==> flow/design.v <==
module  apb_master_if  #(   parameter   APB_DATA_WIDTH  =  32,
                            parameter   APB_ADDR_WIDTH  =  32,
                            parameter   TIMEOUT_CYCLE   =  6
                        )
(
    output  reg  [APB_ADDR_WIDTH-1:0]  apb_addr_out,
    input   apb_clk_in,
    output  reg  apb_penable_out,
    output  reg  apb_psel_out,
    input   [APB_DATA_WIDTH-1:0]  apb_rdata_in,
    input   apb_ready_in,
    input   apb_rstn_in,
    output  reg  [APB_DATA_WIDTH-1:0]  apb_wdata_out,
    output  reg  apb_write_out,
    input   [APB_ADDR_WIDTH-1:0]  other_addr_in,
    output  other_clk_out,
    input   other_error_in,
    output  reg  other_error_out,
    output  reg  [APB_DATA_WIDTH-1:0]  other_rdata_out,
    output  reg  other_ready_out,
    input   other_sel_in,
    input   [APB_DATA_WIDTH-1:0]  other_wdata_in,
    input   other_write_in
);
localparam  WAIT_COUNTER_WIDTH  =  $clog2(TIMEOUT_CYCLE);
localparam  STATE_RST           =  0;
localparam  STATE_SETUP         =  1;
localparam  STATE_ENABLE        =  2;
localparam  STATE_WAIT          =  3;
localparam  STATE_TRANS         =  4;
localparam  STATE_ERROR         =  5;
reg [TIMEOUT_CYCLE -1: 0]  wait_counter;
reg [5:0]  apb_state;
reg [5:0]  next_state;
wire   addr_chagned;
wire   prot_changed;
wire   strb_changed;
wire   wdata_changed;
wire   write_changed;
wire   signal_changed;
wire   wait_timeout;
always @(*) begin
    next_state   =  0;
    if (!apb_rstn_in)
        next_state[STATE_RST]  =  1'd1;
    else begin
        case (1'd1)
            apb_state[STATE_RST]:begin
                if (!other_sel_in)
                    next_state[STATE_RST]     =   1'd1;
                else if ( other_error_in )
                    next_state[STATE_ERROR]   =   1'd1;
                else
                    next_state[STATE_SETUP]   =   1'd1;
            end
            apb_state[STATE_SETUP]:begin
                if (!other_sel_in || signal_changed || other_error_in)
                    next_state[STATE_ERROR]   =   1'd1;
                else
                    next_state[STATE_ENABLE]  =   1'd1;
            end
            apb_state[STATE_ENABLE] || apb_state[STATE_WAIT]: begin
                if (!other_sel_in || signal_changed || other_error_in || wait_timeout)
                    next_state[STATE_ERROR]   =   1'd1;
                else if (apb_ready_in)
                    next_state[STATE_TRANS]   =   1'd1;
                else
                    next_state[STATE_WAIT]    =   1'd1;
            end
            default: 
                next_state[STATE_RST]  =  1'd1;
        endcase
    end
end
always @(negedge apb_clk_in ) begin
    apb_state <= next_state;
end
always @(posedge apb_clk_in or negedge apb_rstn_in ) begin
    if (!apb_rstn_in) begin
        apb_addr_out      <=  0;
        apb_penable_out   <=  1;
        apb_psel_out      <=  0;
        apb_wdata_out     <=  0;
        apb_write_out     <=  0;
        other_error_out   <=   0;
        other_rdata_out   <=   0;
        other_ready_out   <=   0;
        wait_counter      <=   0;
    end
    else  begin
            case (1'd1)
                apb_state[STATE_RST]: begin
                    apb_addr_out      <=  0;
                    apb_penable_out   <=  1;
                    apb_psel_out      <=  0;
                    apb_wdata_out     <=  0;
                    apb_write_out     <=  0;
                    other_error_out   <=   0;
                    other_rdata_out   <=   0;
                    other_ready_out   <=   0;
                    wait_counter      <=   0;
                end
                apb_state[STATE_SETUP]:begin
                    apb_addr_out            <=  other_addr_in;
                    apb_penable_out         <=  0;
                    apb_psel_out            <=  1;
                    apb_write_out           <=  other_write_in;
                    apb_wdata_out           <=  other_write_in? other_wdata_in: 0;
                end
                apb_state[STATE_ENABLE]: apb_penable_out <= 1;
                apb_state[STATE_WAIT]:   wait_counter <= (wait_counter + 1);
                apb_state[STATE_TRANS]:begin
                    apb_psel_out            <=  0;
                    apb_penable_out         <=  1;
                    other_ready_out         <=  1;
                        other_error_out  <=  0;
                    other_rdata_out      <=  apb_write_out? 0: apb_rdata_in;
                end
                apb_state[STATE_ERROR]: begin
                    apb_psel_out        <=  0;
                    apb_penable_out     <=  0;
                    other_error_out     <=  1;
                    other_ready_out     <=  1;
                end
                default: ;
        endcase
    end
end
assign  addr_chagned   =  ( other_addr_in  != apb_addr_out);
assign  write_changed  =  ( other_write_in != other_write_in);
assign  wdata_changed  =  apb_write_out && (other_wdata_in != apb_wdata_out);
assign  prot_changed   =  0;   
assign  strb_changed   =  0;   
assign  signal_changed = addr_chagned || write_changed || wdata_changed 
                            || prot_changed || strb_changed;
assign  other_clk_out = apb_clk_in;
assign  wait_timeout  =  (wait_counter == TIMEOUT_CYCLE);
endmodule
Step by step through the tools: apb_master_if. The steps from the RTL of apb_master_if to its reports follow in flow order. Lines are those of the file above, counted from 1. Operators: Yosys type, input widths -> output width; for muxes data width and select width s. A cell with - has no value.

Design top: apb_master_if. Clock port: apb_clk_in. Library: sky130hd. Corner: tt_025C_1v80.

Elaborated design. Source: Yosys, flattened and elaborated, memories not mapped. Widths are those after wreduce. Registers that Yosys merges into a memory's read port (data or address) are not register bits. Print and check cells do not count. Equal cells are merged and count once.

The entry for flip-flop bits (word level) reads 113. The entry for bits of input ports reads 102. The entry for output and inout port bits reads 102. Under cells after elaboration stands 101.

For equality and inequality tests the number is 9. The entry for reductions and logical operators reads 21. Mux-type cells: 54. The entry for $add $sub $neg reads 1. Under bitwise logic cells stands 3.

Operators by type and width (number): $mux 32 (11); $ne 32x32->1 (2); $mux 1 (39); $mux 6 (4); $reduce_and 3->1 (3); $reduce_and 4->1 (2); $ne 2x2->1 const B (3); $reduce_bool 2->1 (3); $ne 3x3->1 const B (2); $add 6x1->6 const B (1); $eq 6x3->1 const B (1); $logic_or 1x1->1 (5); $reduce_bool 5->1 (1); $reduce_or 5->1 (1); $ne 4x4->1 const B (1); $reduce_bool 4->1 (1); $not 1->1 (3); $reduce_bool 3->1 (1); $reduce_or 3->1 (1); $reduce_and 2->1 (1); $logic_and 1x1->1 (1); $logic_not 1->1 (1).

Logic depth. Yosys ltp: most cells in a row. Word level: on the elaborated netlist, between registers, memories and ports. Mapped: between sequential cells and ports; inverters and the memories' decode and read muxes count.

The entry for word-level depth reads 10. Under ABC_AREA stands 0. For mapped depth the number is 6. For mapped depth without buffers the number is 6.

Mapped cells and area. Source: synth_stat.txt of the flow (Yosys; design flattened, memories mapped). It holds for the ABC_AREA given above (unset counts as 0); a run with the other value may have another netlist.

Under buffer cells stands 27. For mapped area the number is 5157.4 um^2. The entry for mapped flip-flops reads 113. Cell count: 486. For area of sequential cells the number is 2798.9 um^2.

Cells by type: sky130_fd_sc_hd__dfrtp_1 (number 106, total area 2.65E+03 um^2); sky130_fd_sc_hd__xnor2_1 (number 62, total area 543.021 um^2); sky130_fd_sc_hd__mux2i_1 (number 32, total area 320.307 um^2); sky130_fd_sc_hd__a22o_1 (number 32, total area 280.269 um^2); sky130_fd_sc_hd__nand2_1 (number 70, total area 262.752 um^2); sky130_fd_sc_hd__o21ai_0 (number 35, total area 175.168 um^2); sky130_fd_sc_hd__nor2_1 (number 46, total area 172.666 um^2); sky130_fd_sc_hd__nand4_1 (number 23, total area 143.888 um^2); sky130_fd_sc_hd__dfxtp_1 (number 6, total area 120.115 um^2); sky130_fd_sc_hd__xor2_1 (number 7, total area 61.309 um^2); sky130_fd_sc_hd__clkbuf_1 (number 15, total area 56.304 um^2); sky130_fd_sc_hd__buf_2 (number 10, total area 50.048 um^2); sky130_fd_sc_hd__nor4_1 (number 7, total area 43.792 um^2); sky130_fd_sc_hd__dfstp_2 (number 1, total area 26.275 um^2); sky130_fd_sc_hd__ha_1 (number 2, total area 25.024 um^2); sky130_fd_sc_hd__nor3_1 (number 4, total area 20.019 um^2); sky130_fd_sc_hd__nor2b_1 (number 3, total area 18.768 um^2); sky130_fd_sc_hd__and3b_1 (number 2, total area 17.517 um^2).

Other cell types: 19; their cells: 23.

==> results <==
Flow measurements of apb_master_if on sky130hd: 2 stored runs with different settings, listed in no order. Input and output delays are each 20% of the period that was set; the output load is 0.01 pF. "total design power" is the tool's figure for a default switching activity; nothing was simulated.

Job 1 has these settings: period_ns 5.4; CORE_UTILIZATION 24; PLACE_DENSITY_LB_ADDON 0.26; CELL_PAD_IN_SITES_GLOBAL_PLACEMENT 0; TNS_END_PERCENT 20; GPL_ROUTABILITY_DRIVEN 0; CTS_CLUSTER_DIAMETER 96; CAP_MARGIN 20; CORE_MARGIN 2; SLEW_MARGIN 20. The total design power reads 2.473 mW. The measured synthesized cell area is 5157.4 um^2. The measured utilization is 39.8%. The die area stands at 22677.3 um^2. The setup TNS is 0.000 ns. The setup slack of the worst path reads 0.199 ns. The standard-cell area of the final layout stands at 8394.3 um^2. The final worst hold slack is 0.477 ns.

Job 2 has these settings: period_ns 6.16; CORE_UTILIZATION 64; SETUP_SLACK_MARGIN 0.78; PLACE_DENSITY_LB_ADDON 0.03; CELL_PAD_IN_SITES_GLOBAL_PLACEMENT 2; CELL_PAD_IN_SITES_DETAIL_PLACEMENT 1; TNS_END_PERCENT 45; ABC_AREA 0; GPL_TIMING_DRIVEN 0; GPL_ROUTABILITY_DRIVEN 0; CTS_CLUSTER_SIZE 57; SLEW_MARGIN 10; CAP_MARGIN 20; CORE_MARGIN 2. Outcome: did not finish, placement stopped with FLW-0024.
