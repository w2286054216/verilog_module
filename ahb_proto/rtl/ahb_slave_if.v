==> flow/design.v <==
module ahb_slave_if #(  parameter   AHB_DATA_WIDTH    = 32,
                        parameter   AHB_ADDR_WIDTH    = 32,
                        parameter   AHB_WAIT_TIMEOUT  =  6
                        )
(
    input   ahb_clk_in,
    input   ahb_rstn_in,
    input   [AHB_ADDR_WIDTH -1:0]  ahb_addr_in,
    input   [2:0]  ahb_burst_in,
    output  reg  [AHB_DATA_WIDTH -1:0]  ahb_rdata_out,
    output  reg  ahb_ready_out,    
    output  reg  ahb_resp_out,
    input   ahb_sel_in,
    input   [2:0]  ahb_size_in,
    input   [1:0]  ahb_trans_in,
    input   [AHB_DATA_WIDTH -1: 0]  ahb_wdata_in,
    input   ahb_write_in,
    output  reg  [AHB_ADDR_WIDTH -1:0]  other_addr_out,
        output [2:0]  other_burst_out,
    output  other_clk_out,
    input   other_error_in,
    output  reg  other_error_out,
    input   [AHB_DATA_WIDTH -1: 0]  other_rdata_in,
    input   other_ready_in,
    output  reg  other_sel_out,
    output  reg  [2:0]  other_size_out,
    output  reg  [AHB_DATA_WIDTH -1:0]  other_wdata_out,
    output  reg  other_write_out
);
localparam  AHB_TRANS_IDLE = 2'd0;
localparam  AHB_TRANS_BUSY = 2'd1;
localparam  AHB_TRANS_NONSEQ = 2'd2;
localparam  AHB_TRANS_SEQ = 2'd3;
localparam  AHB_BURST_SINGLE   =  3'd0;
localparam  AHB_BURST_INCR     =  3'd1;
localparam  AHB_BURST_WRAP4    =  3'd2;
localparam  AHB_BURST_INCR4    =  3'd3;
localparam  AHB_BURST_WRAP8    =  3'd4;
localparam  AHB_BURST_INCR8    =  3'd5;
localparam  AHB_BURST_WRAP16   =  3'd6;
localparam  AHB_BURST_INCR16   =  3'd7;
localparam  STATE_RST               =   3'd0;
localparam  STATE_TRANS_IDLE        =   3'd1;
localparam  STATE_TRANS_BUSY        =   3'd2;
localparam  STATE_TRANS_NONSEQ      =   3'd3;
localparam  STATE_TRANS_SEQ         =   3'd4;
localparam  STATE_ERROR             =   3'd5;
reg  [2:0]  ahb_state;
reg  [2:0]  next_state;
reg  [3:0]  burst_counter;
reg  busy_2_seq;
reg  [AHB_ADDR_WIDTH -1: 0]  burst_next_addr;
reg  [2:0]  cur_burst;
reg  [2:0]  next_burst;
reg  [AHB_ADDR_WIDTH -1: 0]  trans_addr;
reg  [1:0]  trans_unready;
reg  [$clog2(AHB_WAIT_TIMEOUT) -1: 0]  wait_counter;
wire  add_new_trans;
wire  addr_aligned;
wire  addr_changed;
wire  addr_cross_bound;
wire  [AHB_ADDR_WIDTH -1: 0]  addr_next;
wire  [AHB_ADDR_WIDTH -1: 0]  addr_other_end;
wire  [7:0]  ahb_size_byte;
wire  addr_valid;
wire  burst_changed;
wire  cur_burst_incr;
wire  prot_changed;
wire  size_changed;
wire  size_valid;
wire  [ 7:0 ]  size_byte;
wire  [ 6:0 ]  size_mask;
wire  strb_changed;
wire  trans_changed;
wire  [2:0]  trans_len;
wire  wrap4_bound;
wire  wrap8_bound;
wire  wrap16_bound;
wire  ready_timeout;
wire  next_burst_incr;
wire  next_trans_idle;
wire  next_trans_busy;
wire  next_trans_nonseq;
wire  next_trans_seq;
wire  burst_addr_valid;
function  [2:0] get_len(input [2: 0] burst);
    case(burst)
        AHB_BURST_SINGLE || AHB_BURST_INCR:  get_len  =  0;
        AHB_BURST_INCR4   ||  AHB_BURST_WRAP4:   get_len  =  2;
        AHB_BURST_INCR8   ||  AHB_BURST_WRAP8:   get_len  =  3;
        AHB_BURST_INCR16  ||  AHB_BURST_WRAP16:  get_len  =  4;
        default:   get_len = 0;
    endcase
endfunction
always @(*) begin
    burst_next_addr  =  0;
    if (!cur_burst || !burst_counter)
        burst_next_addr  =  0;
    else if(cur_burst[0])
        burst_next_addr  =  addr_next;
    else begin
        case(cur_burst)
            AHB_BURST_WRAP4: burst_next_addr   =  !wrap4_bound?  addr_next: 
                                        other_addr_out - ( 3 << other_size_out );
            AHB_BURST_WRAP8: burst_next_addr   =  !wrap8_bound?  addr_next: 
                                        other_addr_out -  ( 7 << other_size_out );
            AHB_BURST_WRAP16: burst_next_addr  =  !wrap16_bound? addr_next:
                                        other_addr_out - ( 15 << other_size_out );
            default: burst_next_addr = 0;
        endcase
    end
end
always @(*) begin
    if (!ahb_rstn_in)begin
        next_state       =    STATE_RST;
    end
    else begin
        case (ahb_state)
            STATE_RST:begin
                if (!ahb_sel_in)
                    next_state          =   STATE_RST;
                else  if (  !size_valid ||  !next_trans_nonseq || !addr_valid) 
                    next_state          =   STATE_ERROR;
                else
                    next_state          =   STATE_TRANS_NONSEQ;
            end
            STATE_TRANS_IDLE:begin
                if ( (!ahb_sel_in && trans_unready) || (ahb_sel_in && (next_trans_busy || next_trans_seq ))
                        ||  (  trans_unready  &&  ready_timeout ) )
                    next_state            =     STATE_ERROR;
                else if (!ahb_sel_in)
                    next_state            =     STATE_RST;
                else if (next_trans_nonseq)
                    next_state            =     STATE_TRANS_NONSEQ;
                else
                    next_state            =     STATE_TRANS_IDLE;
            end    
            STATE_TRANS_BUSY:begin
                if ( (!cur_burst_incr &&  ( !ahb_sel_in || burst_changed ||  trans_changed  || next_trans_idle 
                        || next_trans_nonseq || !burst_counter ) ) || (next_trans_busy && trans_changed) 
                        ||  (  trans_unready  &&  ready_timeout ) )
                        next_state                  =    STATE_ERROR;
                else  if (!ahb_sel_in)
                        next_state                  =    STATE_RST;
                else  if (next_trans_busy)
                        next_state                  =    STATE_TRANS_BUSY;
                else  if (next_trans_idle)
                        next_state                  =    STATE_TRANS_IDLE;
                else  if (next_trans_nonseq)
                        next_state                  =    STATE_TRANS_NONSEQ;
                else
                        next_state                  =    STATE_TRANS_SEQ;
            end
            STATE_TRANS_NONSEQ:begin
                if (!ahb_sel_in  || ( !cur_burst &&  (next_trans_busy || next_trans_seq) ) ||
                    ( !cur_burst_incr  && ( next_trans_idle ||next_trans_nonseq) ) ||  
                    (  trans_unready  &&  ready_timeout )  )
                    next_state              =   STATE_ERROR;
                else  if (next_trans_busy)
                        next_state                  =    STATE_TRANS_BUSY;
                else  if (next_trans_idle)
                        next_state                  =    STATE_TRANS_IDLE;
                else  if (next_trans_nonseq)
                        next_state                  =    STATE_TRANS_NONSEQ;
                else
                        next_state                  =    STATE_TRANS_SEQ;
            end
            STATE_TRANS_SEQ:begin
                if ( !ahb_sel_in  || !cur_burst || ( (next_trans_idle || next_trans_nonseq)  && burst_counter  ) || 
                ( !burst_counter && ( next_trans_seq || next_trans_busy ) && !cur_burst_incr ) 
                ||  (  trans_unready  &&  ready_timeout ) )
                    next_state              =   STATE_ERROR;
                else  if (next_trans_busy)
                        next_state                  =    STATE_TRANS_BUSY;
                else  if (next_trans_idle)
                        next_state                  =    STATE_TRANS_IDLE;
                else  if (next_trans_nonseq)
                        next_state                  =    STATE_TRANS_NONSEQ;
                else
                        next_state                  =    STATE_TRANS_SEQ;
            end
            STATE_ERROR: next_state  =  trans_unready[1] ?  STATE_ERROR:  STATE_RST;
            default:begin
                next_state         =    STATE_RST ;
            end
        endcase
    end
end
always @(negedge ahb_clk_in or negedge ahb_rstn_in) begin
    if (!ahb_rstn_in)
        ahb_state    <=    STATE_RST;
    else
        ahb_state    <=    next_state;
end
always @(posedge ahb_clk_in  or  negedge ahb_rstn_in) begin
    if (!ahb_rstn_in) begin
        burst_counter          <=   0;
        busy_2_seq             <=   0;
        cur_burst              <=   0;
        next_burst             <=   0;
        other_addr_out         <=   0;
        other_error_out        <=   0;
        other_sel_out          <=   0;
        other_size_out         <=   0;
        other_write_out        <=   0;
        trans_addr             <=   0;
        trans_unready          <=   0;
        wait_counter           <=   0;
    end
    else  begin
        case (ahb_state)
            STATE_RST: begin
                burst_counter          <=   0;
                busy_2_seq             <=   0;
                cur_burst              <=   0;
                next_burst             <=   0;
                other_addr_out         <=   0;
                other_error_out        <=   0;
                other_sel_out          <=   0;
                other_size_out         <=   0;
                other_write_out        <=   0;
                trans_addr             <=   0;
                trans_unready          <=   0;
                wait_counter           <=   0;
            end
            STATE_TRANS_IDLE: begin
                if (trans_unready  && other_ready_in )
                    trans_unready       <=  (trans_unready - 1);
                else
                    trans_unready       <=  trans_unready;
                if (trans_unready[1] && other_ready_in)
                    wait_counter        <=  wait_counter;
                else  if (other_ready_in)
                    wait_counter        <=  0;
                else
                    wait_counter        <=  (wait_counter + 1);
                busy_2_seq              <=  0;
                other_sel_out           <=  trans_unready? 1:  0;
            end
            STATE_TRANS_BUSY: begin
                if (trans_unready  && other_ready_in )
                    trans_unready       <=  (trans_unready - 1);
                else
                    trans_unready       <=  trans_unready;
                if (trans_unready[1] && other_ready_in)
                    wait_counter        <=  wait_counter;
                else  if (other_ready_in)
                    wait_counter        <=  0;
                else
                    wait_counter        <=  (wait_counter + 1);
                busy_2_seq              <=  1;
            end
            STATE_TRANS_NONSEQ: begin
                busy_2_seq         <=   0;
                cur_burst          <=   add_new_trans? ahb_burst_in : cur_burst;
                other_addr_out     <=   add_new_trans? ahb_addr_in: other_addr_out;
                other_sel_out      <=   1;
                other_size_out     <=   add_new_trans? ahb_size_in: other_size_out;
                other_write_out    <=   add_new_trans? ahb_write_in: other_write_out;
                burst_counter          <=    add_new_trans?  trans_len: burst_counter;
            end
            STATE_TRANS_SEQ:begin
                other_addr_out      <=   other_ready_in?  burst_next_addr: other_addr_out;
                burst_counter       <=   cur_burst_incr || !other_ready_in?  burst_counter: (burst_counter -  1);
            end
            default: ;
        endcase
    end
end
always @(posedge ahb_clk_in  or  negedge ahb_rstn_in ) begin
    if (!ahb_rstn_in) begin
        other_wdata_out         <=    0;
        ahb_rdata_out           <=    0;
        ahb_ready_out           <=    0;
        ahb_resp_out            <=    0;
    end
    else begin
        case (ahb_state)
            STATE_RST: begin
                other_wdata_out         <=    0;
                ahb_rdata_out           <=    0;
                ahb_ready_out           <=    0;
                ahb_resp_out            <=    0;
            end
            STATE_TRANS_IDLE  || STATE_TRANS_BUSY || STATE_TRANS_NONSEQ
                ||  STATE_TRANS_SEQ: begin
                other_wdata_out         <=    !other_write_out || other_error_in ? 0:  ahb_wdata_in;
                ahb_rdata_out           <=    other_write_out  || other_error_in ? 0:  other_rdata_in;
                ahb_ready_out           <=    other_ready_in;
                ahb_resp_out            <=    other_error_in;
            end
            STATE_ERROR: begin
                other_wdata_out         <=    0;
                ahb_rdata_out           <=    0;
                ahb_ready_out           <=    trans_unready[1]? 0:  1;
                ahb_resp_out            <=    1;
            end
            default: begin
                other_wdata_out         <=    0;
                ahb_rdata_out           <=    0;
                ahb_ready_out           <=    trans_unready[1]? 0:  1;
                ahb_resp_out            <=    1;
            end
        endcase
    end
end
assign  add_new_trans  =  (other_ready_in || !trans_unready[1] );
assign  addr_aligned  =  ( ( ahb_addr_in & size_mask ) & size_byte )?  0: 1;
assign  addr_changed  = ( burst_next_addr !=  ahb_addr_in );
assign  addr_cross_bound  =  (addr_other_end[11:10]  != ahb_addr_in[11:10] );
assign  addr_other_end  =  ( ahb_addr_in + (size_byte << trans_len) );
assign  addr_next  =  ( other_addr_out + ahb_size_byte );
assign  ahb_size_byte  =  ( 1 <<  other_size_out);
assign  addr_valid  =  ( addr_aligned || !addr_cross_bound );
assign  burst_changed  =  ( ahb_burst_in  !=  cur_burst );
assign  cur_burst_incr = ( cur_burst == AHB_BURST_INCR ) ;
    assign  other_burst_out  =  cur_burst;
assign next_trans_idle   =  (ahb_trans_in == AHB_TRANS_IDLE);
assign next_trans_busy   =  (ahb_trans_in == AHB_TRANS_BUSY);
assign next_trans_nonseq  = (ahb_trans_in == AHB_TRANS_NONSEQ);
assign next_trans_seq  =  (ahb_trans_in == AHB_TRANS_SEQ);
    assign  prot_changed  =  0;
    assign  strb_changed  =  0;
assign  ready_timeout  =  (wait_counter ==  AHB_WAIT_TIMEOUT);
assign  size_byte   =  ( 1 << ahb_size_in );
assign  size_changed  =  ( ahb_size_in  !=  other_size_out );
assign  size_mask   =  ( size_byte  - 1 );
assign  size_valid  =  ( size_byte  << 3 ) > AHB_DATA_WIDTH ? 0: 1;
assign  trans_changed  =  addr_changed || burst_changed || prot_changed 
                        || size_changed || strb_changed;
assign  trans_len  =  get_len(cur_burst);
assign  next_burst_incr = ( ahb_burst_in == AHB_BURST_INCR ) ;
assign  other_clk_out =  ahb_clk_in;
assign   wrap4_bound   =  ( addr_next & ( ( ahb_size_byte << 2) - 1))?  0:  1;
assign   wrap8_bound   =  ( addr_next & ( ( ahb_size_byte << 3) - 1))?  0:  1;
assign   wrap16_bound  =  ( addr_next & ( ( ahb_size_byte << 4) - 1))?  0:  1;
endmodule  
-- From RTL to reports: ahb_slave_if
The steps from the RTL of ahb_slave_if to its reports follow in flow order.
Line numbers count from 1 in the design file above.
The mark n/a stands for no value.
- design top: ahb_slave_if
- clock port: ahb_clk_in
- standard-cell library: sky130hd
- corner: tt_025C_1v80

-- Word level
Source: Yosys, flattened and elaborated, memories not mapped. Widths are those after wreduce. Registers that Yosys merges into a memory's read port (data or address) are not register bits. Print and check cells do not count. Equal cells are merged and count once.
- noted bits in registers: 118
- noted latch bits: 0
- memory bits (writable): 0
- bits in read-only memories at 0
- word width x clocked read ports: 0
- memories: 0
- input bits at 110
- output and inout bits: 108
- cells after elaboration at 178
- add/sub/neg operators: 12
- $mul: 0
- divide/modulo/power cells: 0
- magnitude comparators: 1
- noted equal/unequal tests: 22
- shifts and indexed selects at 5
- noted mux-type cells: 52
- bitwise operators at 5
- reductions and logical operators at 68
- operators with widths (kind ; count):
    32-bit 2-to-1 mux ; 11
    32-bit case mux with 3-bit select ; 2
    32-bit nonzero test ; 4
    32-bit subtractor ; 3
    32-bit AND ; 3
    3-bit 2-to-1 mux ; 16
    2-bit by 3-bit left shift with 32-bit output with constant A ; 1
    3-bit by 3-bit left shift with 32-bit output with constant A ; 1
    32-bit != test ; 1
    32-bit by 7-bit AND with 32-bit output ; 1
    32-bit by 8-bit adder with 32-bit output ; 1
    32-bit by 8-bit AND with 32-bit output ; 1
    4-bit by 3-bit left shift with 32-bit output with constant A ; 1
    1-bit logical OR ; 28
    3-bit case mux with 6-bit select ; 1
    3-bit case mux with 2-bit select ; 3
    2-bit by 3-bit left shift with 8-bit output with constant A ; 2
    3-bit == test with constant B ; 5
    12-bit by 1-bit subtractor with 13-bit output with constant B ; 1
    11-bit by 1-bit subtractor with 12-bit output with constant B ; 1
    12-bit by 8-bit adder with 12-bit output ; 1
    4-bit case mux with 3-bit select ; 1
    10-bit by 1-bit subtractor with 11-bit output with constant B ; 1
    11-bit by 6-bit greater-than comparator with 1-bit output with constant B ; 1
    1-bit logical NOT ; 9
    3-bit by 2-bit == test with 1-bit output with constant B ; 3
    3-bit nonzero test ; 3
    1-bit logical AND ; 8
Not listed: further kinds 27, cells in them 51.

-- Depth
Depth = most cells in a row (Yosys ltp): at word level without a register or memory, in the mapped netlist without a sequential cell, where the memories' decode and read muxes count.
- depth in word-level cells at 22
- noted ABC_AREA: 0
- gate-level depth with buffers: 36
- depth with buffers taken out at 34

-- After synthesis
The flow's flattened synthesis, as Yosys stat reports it; memories are mapped. The netlist is that of the ABC_AREA named above (0 if unset); the other value can give another one.
- cell types (cell type ; count ; area in all (um^2)):
    sky130_fd_sc_hd__dfrtp_1 ; 115 ; 2877.76
    sky130_fd_sc_hd__xnor2_1 ; 58 ; 507.987
    sky130_fd_sc_hd__ha_1 ; 38 ; 475.456
    sky130_fd_sc_hd__and2_1 ; 70 ; 437.92
    sky130_fd_sc_hd__nand2_1 ; 89 ; 334.07
    sky130_fd_sc_hd__o21ai_0 ; 59 ; 295.283
    sky130_fd_sc_hd__xor2_1 ; 32 ; 280.269
    sky130_fd_sc_hd__nor2_1 ; 66 ; 247.738
    sky130_fd_sc_hd__a21oi_1 ; 44 ; 220.211
    sky130_fd_sc_hd__clkbuf_1 ; 54 ; 202.694
    sky130_fd_sc_hd__inv_1 ; 41 ; 153.898
    sky130_fd_sc_hd__o22ai_1 ; 24 ; 150.144
    sky130_fd_sc_hd__a22oi_1 ; 19 ; 142.637
    sky130_fd_sc_hd__mux2_2 ; 12 ; 135.13
    sky130_fd_sc_hd__nor3_1 ; 27 ; 135.13
    sky130_fd_sc_hd__nand3_1 ; 26 ; 130.125
    sky130_fd_sc_hd__dfrtn_1 ; 5 ; 125.12
    sky130_fd_sc_hd__or3_1 ; 19 ; 118.864
Other cell types: 80; their cells: 274.
- noted standard cells after synthesis: 1072
- synthesis area: 9267.6 um^2
- sequential part of the area at 3029.2 um^2
- flip-flops at 121
- noted buffer cells: 71

Ticket comment

Design ahb_slave_if on sky130hd. What follows are 2 stored runs of the flow, each under its own settings; their order means nothing. The constraints put input and output delay at 20% of the set period each and load the outputs with 0.01 pF.
By "total power of the final layout" is meant OpenSTA's value without simulated activity: inputs other than the clock are taken to toggle once in ten clock periods, and the tool carries that through the logic.

Entry A
Settings were period_ns = 12.4; CAP_MARGIN = 20; CORE_MARGIN = 2; CORE_UTILIZATION = 40; SLEW_MARGIN = 20
- noted the netlist area reported by Yosys: 9267.6 um^2
- die footprint: 24403.1 um^2
- area of the standard cells in the finished layout at 14338.8 um^2
- final design utilization: 63.1 %
- setup slack of the worst path: -1.077 ns
- noted the summed negative setup slack: -6.020 ns
- noted the worst hold slack after layout: 0.503 ns
- noted the total power of the final layout: 1.182 mW

Entry B
Settings were period_ns = 10.6; CORE_UTILIZATION = 22; SETUP_SLACK_MARGIN = 2.12; PLACE_DENSITY_LB_ADDON = 0.14; CORE_ASPECT_RATIO = 1.06; CORE_MARGIN = 8; CELL_PAD_IN_SITES_GLOBAL_PLACEMENT = 0; CELL_PAD_IN_SITES_DETAIL_PLACEMENT = 0; TNS_END_PERCENT = 75; GPL_ROUTABILITY_DRIVEN = 1; CTS_CLUSTER_SIZE = 45; CAP_MARGIN = 25; MIN_ROUTING_LAYER = met2; SLEW_MARGIN = 20
- noted the netlist area reported by Yosys: 9267.6 um^2
- die footprint: 48951.2 um^2
- area of the standard cells in the finished layout at 15183.3 um^2
- final design utilization: 36.5 %
- setup slack of the worst path: -2.092 ns
- noted the summed negative setup slack: -12.044 ns
- noted the worst hold slack after layout: 0.488 ns
- noted the total power of the final layout: 1.424 mW
