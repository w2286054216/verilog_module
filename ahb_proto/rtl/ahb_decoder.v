==> flow/design.v <==
module ahb_decoder #(
        parameter  AHB_BASE_ADDR    =  32'h20300000,
        parameter  AHB_SPACE_WIDTH  =  16,
        parameter  AHB_ADDR_WIDTH   =  32,
        parameter  SLAVE_DEVICES    =  2
        )
(
    input   ahb_clk_in,
    input   ahb_rstn_in,
    input   [AHB_ADDR_WIDTH -1:0]  ahb_addr_in,
    input   multi_ready_in,
    output  reg  [$clog2(SLAVE_DEVICES) :0]  multi_sel_out,
    output  [SLAVE_DEVICES -1: 0]  slave_sel_out
);
localparam  SLAVE_DEVICE1_OFFSET = 16'h0;
localparam  SLAVE_DEVICE2_OFFSET = 16'h400;
localparam  SLAVE_DEVICE3_OFFSET = 16'h800;
localparam  SLAVE_DEVICE4_OFFSET = 16'hc00;
localparam  SLAVE_DEVICE1_ADDR =  AHB_BASE_ADDR + SLAVE_DEVICE1_OFFSET;
localparam  SLAVE_DEVICE2_ADDR =  AHB_BASE_ADDR + SLAVE_DEVICE1_OFFSET;
localparam  SLAVE_DEVICE3_ADDR =  AHB_BASE_ADDR + SLAVE_DEVICE1_OFFSET;
localparam  SLAVE_DEVICE4_ADDR =  AHB_BASE_ADDR + SLAVE_DEVICE1_OFFSET;
reg  [AHB_ADDR_WIDTH-1: 0]  addr_cur;
reg  [AHB_ADDR_WIDTH-1: 0]  addr_next;
reg  [SLAVE_DEVICES -1: 0]  cur_slave_selx;
reg  [SLAVE_DEVICES -1: 0]  next_slave_selx;
reg  trans_unready;
wire  addr_valid;
always @(*) begin
    next_slave_selx  =  0;
    case (addr_next[AHB_ADDR_WIDTH -1: 10])
            SLAVE_DEVICE1_ADDR[AHB_ADDR_WIDTH -1: 10]: next_slave_selx  =  2'd1;
            SLAVE_DEVICE2_ADDR[AHB_ADDR_WIDTH -1: 10]: next_slave_selx  =  2'd2;
            default: next_slave_selx        =  0;
    endcase
end
always @(*) begin
    multi_sel_out       =    0;
    cur_slave_selx      =    0;
    case (addr_cur[AHB_ADDR_WIDTH -1: 10])
            SLAVE_DEVICE1_ADDR[AHB_ADDR_WIDTH -1: 10]: begin
                multi_sel_out           =   2;
                cur_slave_selx          =   1;
            end
            SLAVE_DEVICE2_ADDR[AHB_ADDR_WIDTH -1: 10]: begin
                multi_sel_out           =   3;
                cur_slave_selx          =   2;
            end
            default: begin
                    multi_sel_out           =   addr_cur? 1: 0;
                    cur_slave_selx          =   0;
            end
    endcase
end
always @(posedge ahb_clk_in  or negedge ahb_rstn_in) begin
        if (!ahb_rstn_in) begin
            addr_cur            <=   0;
            addr_next           <=   0;
            trans_unready       <=   0;
        end
        else begin
            if (multi_ready_in) begin
                addr_cur         <=  addr_next;
                addr_next        <=  addr_valid? ahb_addr_in: 0;
                trans_unready    <=  addr_next?   1: 0;
            end
            else begin
                addr_cur         <=   trans_unready? addr_cur: addr_next;
                addr_next        <=   trans_unready? addr_next: (addr_valid ? ahb_addr_in:   0);
                trans_unready    <=   trans_unready? trans_unready: (addr_next? 1: 0);
            end
        end
end
assign  addr_valid  = (ahb_addr_in[AHB_ADDR_WIDTH -1: AHB_SPACE_WIDTH] ==  AHB_BASE_ADDR[AHB_ADDR_WIDTH -1: AHB_SPACE_WIDTH]);
assign  slave_sel_out  =  next_slave_selx | cur_slave_selx;
endmodule  
From RTL to reports: ahb_decoder. Tool output for the design above, in the order of the flow. Lines are those of the file above, counted from 1. Library cell names are shortened. Not given: --

Top: ahb_decoder. Clock: ahb_clk_in. Standard-cell library: sky130hd. Library corner: tt_025C_1v80.

Elaborated design. Yosys after proc, flatten, opt, wreduce and memory -nomap, before mapping. Memory bits, and registers merged into a memory's read port (data or address), are not among the register bits. Print and check cells are not counted. Equal cells are merged and count once.

The figure for output and inout bits is 4. Under input bits stands 35. Register bits: 65.

For reduce/logical cells the number is 2. Bitwise operators: 1. For equality and inequality tests the number is 4. Under mux-type cells stands 12.

Operators by type and width (number): 32-bit 2-to-1 mux (5); 32-bit nonzero test (2); 22-bit by 20-bit == test with 1-bit output with constant B (2); 16-bit by 14-bit == test with 1-bit output with constant B (1); 1-bit 2-to-1 mux (6); 2-bit inequality test with constant B (1); 2-bit bitwise OR (1); 2-bit 2-to-1 mux (1).

Depth. Depth = most cells in a row (Yosys ltp): at word level without a register or memory, in the mapped netlist without a sequential cell, where the memories' decode and read muxes count.

For word-level depth the number is 4. Under ABC_AREA stands 0. The entry for depth in mapped cells reads 5. The figure for mapped depth without buffers is 3.

After synthesis. Yosys stat after the flow's synthesis: flattened, memories mapped to cells. It holds for the ABC_AREA given above (unset counts as 0); a run with the other value may have another netlist. The area totals of this step are shown rounded.

The figure for synthesis area is 0.00259 mm^2. For buffers the number is 12. The figure for flip-flop cells is 65. The figure for mapped cells is 179.

Cells by type: dfrtp_1 (number 65, area in all 1626.56 um^2); mux2_2 (number 24, area in all 270.259 um^2); a32o_1 (number 16, area in all 160.154 um^2); mux2_1 (number 8, area in all 90.086 um^2); and2_1 (number 13, area in all 81.328 um^2); nor4_1 (number 10, area in all 62.56 um^2); buf_2 (number 6, area in all 30.029 um^2); or4_1 (number 4, area in all 30.029 um^2); a22o_1 (number 3, area in all 26.275 um^2); or4_4 (number 2, area in all 22.522 um^2); a2bb2o_4 (number 1, area in all 20.019 um^2); buf_4 (number 2, area in all 15.014 um^2); nand3_1 (number 3, area in all 15.014 um^2); nor3_1 (number 3, area in all 15.014 um^2); and3_1 (number 2, area in all 12.512 um^2); nand4_1 (number 2, area in all 12.512 um^2); a2111o_1 (number 1, area in all 11.261 um^2); buf_6 (number 1, area in all 11.261 um^2).

Other cell types: 9; their cells: 13.

Worst setup path after synthesis. Path of least setup slack by OpenSTA after synthesis, without wires, with an ideal clock, recovery checks aside; 20% of the period is set as input and as output delay. Where synthesis merged equal registers, the netlist keeps one of their names.

Path type: register to output. From: reg addr_cur[13]. To: out slave_sel_out[0]. Under arrival time stands 1.458 ns. Delay of the path: 1.458 ns. The entry for period reads 2.64 ns. External output delay: 0.528 ns. Stages: 4. For path buffers the number is 0. The entry for launch time at the first pin reads 0.000 ns. Slack: 0.654 ns. Synthesis period reached: 1.986 ns.

"delay of the path" = arrival - input delay + setup time. A path that ends at an output port has no setup time. "stages": output pins that drive a net of the path, with the launching flip-flop's if there is one; two outputs of one cell count as two. "synthesis period reached" is the clock period less the worst setup slack; recovery checks do not enter. This is arithmetic on one report: input and output delays are still those of the set period (20% each). Between the ends stands the longest chain of elaborated cells between them, by number of cells; it is not shown to be the way that was timed. Of several equally long chains one is given. A line is the first line of the expression or statement that the cell stems from. Yosys adds cells for indexed reads and writes and turns some case tables into memories. At most two assigning lines are given for a register; there are more.

Cells stage by stage: dfrtp_1 -> or4_4 -> or3_4 -> a2bb2o_4. For cells in the longest elaborated chain the number is 3. Elaborated cells between the ends (all ways): 3.

Ends and longest elaborated chain, after synthesis: from (decl) (line 23) `reg  [AHB_ADDR_WIDTH-1: 0]  addr_cur;`; from (assign) (line 63) `addr_cur         <=  addr_next;`; from (assign) (line 68) `addr_cur         <=   trans_unready? addr_cur: addr_next;`; 22-bit by 20-bit == test with 1-bit output (line 40) `case (addr_cur[AHB_ADDR_WIDTH -1: 10])`; 1-bit 2-to-1 mux (line 40); 2-bit bitwise OR (line 75) `assign  slave_sel_out  =  next_slave_selx | cur_slave_selx;`; to (decl) (line 13) `output  [SLAVE_DEVICES -1: 0]  slave_sel_out`.

Path in the finished layout. From the final timing report of flow run 2: the path of least setup slack in the routed layout; clock arrival at registers is part of the times.

Path type: register to output. From: reg addr_cur[15]. To: out slave_sel_out[0]. The entry for launch time at the first pin reads 0.34 ns. External output delay: 0.21 ns. The entry for period reads 1.03 ns. For path buffers the number is 1. Stages: 5. Under arrival time stands 1.90 ns. Slack: -1.08 ns.

Between the ends stands the longest chain of elaborated cells between them, by number of cells; it is not shown to be the way that was timed. Of several equally long chains one is given. At most two assigning lines are given for a register; there are more.

Cells stage by stage: dfrtp_1 -> or4_4 -> or3_4 -> a2bb2o_4 -> buf_6. For cells in the longest elaborated chain the number is 3. Elaborated cells between the ends (all ways): 3.

Ends and longest elaborated chain, post-layout: from (decl) (line 23) `reg  [AHB_ADDR_WIDTH-1: 0]  addr_cur;`; from (assign) (line 63) `addr_cur         <=  addr_next;`; from (assign) (line 68) `addr_cur         <=   trans_unready? addr_cur: addr_next;`; 22-bit by 20-bit == test with 1-bit output (line 40) `case (addr_cur[AHB_ADDR_WIDTH -1: 10])`; 1-bit 2-to-1 mux (line 40); 2-bit bitwise OR (line 75) `assign  slave_sel_out  =  next_slave_selx | cur_slave_selx;`; to (decl) (line 13) `output  [SLAVE_DEVICES -1: 0]  slave_sel_out`.

Ticket comment

Top module ahb_decoder; platform sky130hd; tools Yosys and OpenROAD; 2 stored runs in no particular order. Input and output delays are each 20% of the period that was set; the output load is 0.01 pF. "achieved clock period" is the run's clock period less its worst setup slack. It is reckoned from that one timing run; input and output delays stay at 20% of the period that was set. By "time on the worst setup path" is meant the share of the clock period that the worst setup path is allowed (20% is reserved at inputs, 20% at outputs), minus its slack. Clock arrival times at its registers enter into it. "overall power": no workload was simulated; the value follows from the tool's default switching activity. Measured values are rounded.

Flow run 1 has these settings: period_ns 1.87; CORE_UTILIZATION 71; CAP_MARGIN 20; CORE_MARGIN 2; SLEW_MARGIN 20. Outcome: unfinished; error DPL-0033 in clock tree synthesis.

Flow run 2 has these settings: period_ns 1.03; CORE_UTILIZATION 35; HOLD_SLACK_MARGIN 0.24; CORE_MARGIN 4; CELL_PAD_IN_SITES_DETAIL_PLACEMENT 1; CTS_CLUSTER_SIZE 59; CTS_CLUSTER_DIAMETER 396; CAP_MARGIN 0; MAX_ROUTING_LAYER met4; SLEW_MARGIN 20. For the total negative slack the run shows -19.0 ns. The measured utilization after layout is 62.6 %. The overall power reads 5.33 mW. The time on the worst setup path reads 1.90 ns. Critical path type: register to output. For the die footprint the run shows 0.00885 mm^2. The synthesis area is 0.00259 mm^2. The achieved clock period reads 2.111 ns. The standard-cell area of the final layout comes to 0.00452 mm^2. The smallest setup slack comes to -1.08 ns.
